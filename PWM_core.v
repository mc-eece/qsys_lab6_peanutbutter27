==> flow/design.v <==
module PWM #(parameter n = 32, parameter m = 4)(  
 input reset_n, clk, 
 input [n-1:0] pulse_width, 
 input [n-1:0] period, 
 output wire out 
 ); 
 reg [n-1:0] counter_d, counter_q; 
 reg pwm_d, pwm_q;
 always@(posedge clk) 
 begin 
    if(~reset_n)  
    begin 
 		counter_q <= 32'b0;  
		pwm_q <= 0;
 	 end 
 	else 
	begin
	  counter_q <= counter_d;
	  pwm_q <= pwm_d;
	end
 end  
 always@(*) 
 begin 
	counter_d = counter_q + 1;
	if (counter_d > period)
	begin
	  counter_d = 0;
	end
	pwm_d = (counter_d < pulse_width)?1:0;
 end 
 assign out = pwm_q;
 endmodule 
From RTL to reports: PWM
Tool output for the design above, in the order of the flow.
Line numbers count from 1 in the design file above.
Library cell names are shortened.
{ "inputs": {"top": "PWM", "clock_port": "clk", "library": "sky130hd", "lib_corner": "tt_025C_1v80"} }

After elaboration
Yosys after proc, flatten, opt, wreduce and memory -nomap, before mapping. Enables and synchronous resets that opt folds into registers are not counted as muxes. Memory bits, and registers merged into a memory's read port (data or address), are not among the register bits. Print and check cells are not counted. Equal cells are merged and count once.
{ "bits": {"reg_bits": 33, "in_bits": 66, "output_inout_bits": 1} }
{ "op_classes": {"addsub": 1, "cmp": 2, "mux": 2} }
{ "ops": {"columns": ["op", "n"], "rows": [
  ["32-bit by 1-bit adder with 32-bit output with constant B", 1],
  ["32-bit greater-than comparator", 1],
  ["32-bit less-than comparator", 1],
  ["32-bit two-way mux", 1],
  ["1-bit two-way mux", 1]
]} }

Depth
Yosys ltp: most cells in a row. Word level: on the elaborated netlist, between registers, memories and ports. Mapped: between sequential cells and ports; inverters and the memories' decode and read muxes count.
{ "logic_depth": {"ltp_word": 5, "abc_area": 0, "depth_mapped": 22, "mapped_depth_nobuf": 21} }

Synthesis result
The flow's flattened synthesis, as Yosys stat reports it; memories are mapped. The netlist is that of the ABC_AREA named above (0 if unset); the other value can give another one.
{ "by_type": {"columns": ["cell_type", "n", "area_total_um2"], "rows": [
  ["ha_1", 64, 800.768],
  ["dfxtp_1", 33, 660.634],
  ["inv_1", 99, 371.606],
  ["nor2_1", 78, 292.781],
  ["xor2_1", 16, 140.134],
  ["xnor2_1", 14, 122.618],
  ["nand4_1", 18, 112.608],
  ["nand2_1", 25, 93.84],
  ["a21oi_1", 18, 90.086],
  ["nand3_1", 17, 85.082],
  ["a21o_1", 7, 52.55],
  ["nor4_1", 7, 43.792],
  ["o21ai_0", 7, 35.034],
  ["o21a_1", 4, 30.029],
  ["nand2b_4", 2, 27.526],
  ["a211oi_1", 3, 22.522],
  ["o211ai_1", 3, 22.522],
  ["a211o_1", 2, 17.517]
]} }
Not listed: further types 24, cells in them 34.
{ "mapped": {"cell_count": 451, "area_um2": 3273.1, "seqArea_um2": 660.6, "flip_flops": 33, "buf_cells": 6} }

Worst setup path after synthesis
Source: OpenSTA report_checks on the synthesized netlist (no wires, ideal clock, input and output delay 20% of the period each), path of least setup slack; recovery checks are left aside. Register names are those of the netlist, which keeps one name where synthesis merged equal registers.
{ "synth_timing": {"kind": "input-to-reg", "from": "in period[15]", "to": "reg pwm_q", "clock_period_ns": 8.95, "in_delay_ns": 1.790, "setup_time_ns": 0.131, "launch_ns": 1.790, "arrival_ns": 4.666, "required_ns": 8.819, "slack_ns": 4.153, "delay_ns": 3.007, "path_stages": 15, "n_path_buf": 1, "period_less_setup_slack_ns": 4.797} }
"delay_ns" = arrival - input delay + setup time.
"path_stages" counts driving pins, that of a launching flip-flop among them; a cell with two outputs on the path counts twice.
"period_less_setup_slack_ns" = period - worst setup slack (recovery checks aside). The figure is calculated, with input and output delays left at 20% of the set period.
Between the ends stands the longest chain of elaborated cells between them, by number of cells; it is not shown to be the way that was timed. Of several equally long chains one is given.
A line is the first line of the expression or statement that the cell stems from. Yosys adds cells for indexed reads and writes and turns some case tables into memories.
{ "synth_via": {"cell_sequence": "inv_1 > ha_1 > nand4_1 > or2_2 > a211oi_1 > o41ai_1 > nand2_1 > clkbuf_1 > nor2_1 > ha_1 > nand4_1 > or2_2 > nor4_1 > and4_1 > a211oi_1", "elab_chain_cells": 4, "cone_cells": 4, "classes_between": "compare (2); mux (2)"} }
{ "synth_lines": {"columns": ["item", "line_no", "rtl"], "rows": [
  ["from (decl)", 4, "input [n-1:0] period,"],
  ["32-bit greater-than comparator", 25, "if (counter_d > period)"],
  ["32-bit two-way mux", 25, null],
  ["32-bit less-than comparator", 29, "pwm_d = (counter_d < pulse_width)?1:0;"],
  ["1-bit two-way mux", 29, null],
  ["to (assign)", 14, "pwm_q <= 0;"],
  ["to (assign)", 19, "pwm_q <= pwm_d;"],
  ["to (decl)", 8, "reg pwm_d, pwm_q;"]
]} }
Some nets on the timed path still bear RTL names; the line given drives or declares the net.
{ "synth_named_nets": {"columns": ["net", "line_no"], "rows": [
  ["counter_d[27]", 25]
]} }

Timing after layout
Path of least setup slack in the final report of run 2 (OpenROAD, finished layout, wires in). Where an end is a register, its clock arrival counts in the times.
{ "layout_timing": {"kind": "reg-to-reg", "from": "reg counter_q[1]", "to": "reg pwm_q", "clock_period_ns": 5.19, "setup_time_ns": 0.08, "launch_ns": 0.28, "arrival_ns": 5.07, "required_ns": 5.39, "slack_ns": 0.32, "path_stages": 23, "n_path_buf": 1} }
Between the ends stands the longest chain of elaborated cells between them, by number of cells; it is not shown to be the way that was timed. Of several equally long chains one is given.
{ "layout_via": {"cell_sequence": "dfxtp_1 > ha_1 > inv_1 > or4_4 > nand2b_4 > nor2_1 > xnor2_1 > inv_1 > ha_1 > nand4_1 > nor4_2 > and2_1 > a2bb2oi_2 > nand2_1 > buf_6 > nor2_1 > ha_1 > a211o_1 > o211ai_1 > a21oi_1 > o311ai_1 > a21boi_0 > a211oi_1", "elab_chain_cells": 5, "cone_cells": 5, "classes_between": "add/sub (1); compare (2); mux (2)"} }
{ "layout_lines": {"columns": ["item", "line_no", "rtl"], "rows": [
  ["from (decl)", 7, "reg [n-1:0] counter_d, counter_q;"],
  ["from (assign)", 13, "counter_q <= 32'b0;"],
  ["from (assign)", 18, "counter_q <= counter_d;"],
  ["32-bit by 1-bit adder with 32-bit output", 24, "counter_d = counter_q + 1;"],
  ["32-bit greater-than comparator", 25, "if (counter_d > period)"],
  ["32-bit two-way mux", 25, null],
  ["32-bit less-than comparator", 29, "pwm_d = (counter_d < pulse_width)?1:0;"],
  ["1-bit two-way mux", 29, null],
  ["to (assign)", 14, "pwm_q <= 0;"],
  ["to (assign)", 19, "pwm_q <= pwm_d;"],
  ["to (decl)", 8, "reg pwm_d, pwm_q;"]
]} }
Some nets on the timed path still bear RTL names; the line given drives or declares the net.
{ "layout_named_nets": {"columns": ["net", "line_no"], "rows": [
  ["counter_d[9]", 25]
]} }

Measured results for PWM: 2 stored runs of the Yosys and OpenROAD flow on sky130hd. The settings differ; the order carries no meaning. The constraints put input and output delay at 20% of the set period each and load the outputs with 0.01 pF.
"achievedPeriod_ns" is the run's clock period less its worst setup slack. It is reckoned from that one timing run; input and output delays stay at 20% of the period that was set.
"timing.worst_path_ns" is the time allowed to the run's worst setup path (the clock period less input and output delay, where it has them) less its slack. Clock arrival times count: a late capture clock shortens it, a late launch clock lengthens it.
"power_total_w": no workload was simulated; the value follows from the tool's default switching activity.
[
  {
    "run": "run 1",
    "settings": { "period_ns": 4.15, "CORE_UTILIZATION": 66, "PLACE_DENSITY": 0.4, "CORE_MARGIN": 8, "CELL_PAD_IN_SITES_GLOBAL_PLACEMENT": 1, "CELL_PAD_IN_SITES_DETAIL_PLACEMENT": 1, "CTS_CLUSTER_SIZE": 55, "CTS_CLUSTER_DIAMETER": 273, "MAX_ROUTING_LAYER": "met5", "CAP_MARGIN": 20, "SLEW_MARGIN": 20 },
    "outcome": "stopped before the end: placement reported GPL-0301"
  },
  {
    "run": "run 2",
    "settings": { "period_ns": 5.19, "CORE_UTILIZATION": 46, "CAP_MARGIN": 20, "CORE_MARGIN": 2, "SLEW_MARGIN": 20 },
    "results": { "achievedPeriod_ns": 4.865, "setup_worst_slack_ns": 0.325, "fin_tns_ns": 0.000, "die_footprint_um2": 7806.6, "hold_ws_ns": 0.567, "power_total_w": 0.0005837, "finish.utilization_pct": 64.9, "finish.stdcell_area_um2": 4431.8, "timing.worst_path_ns": 4.87, "critical_path_type": "reg-to-reg", "ys_area_um2": 3273.1 }
  }
]
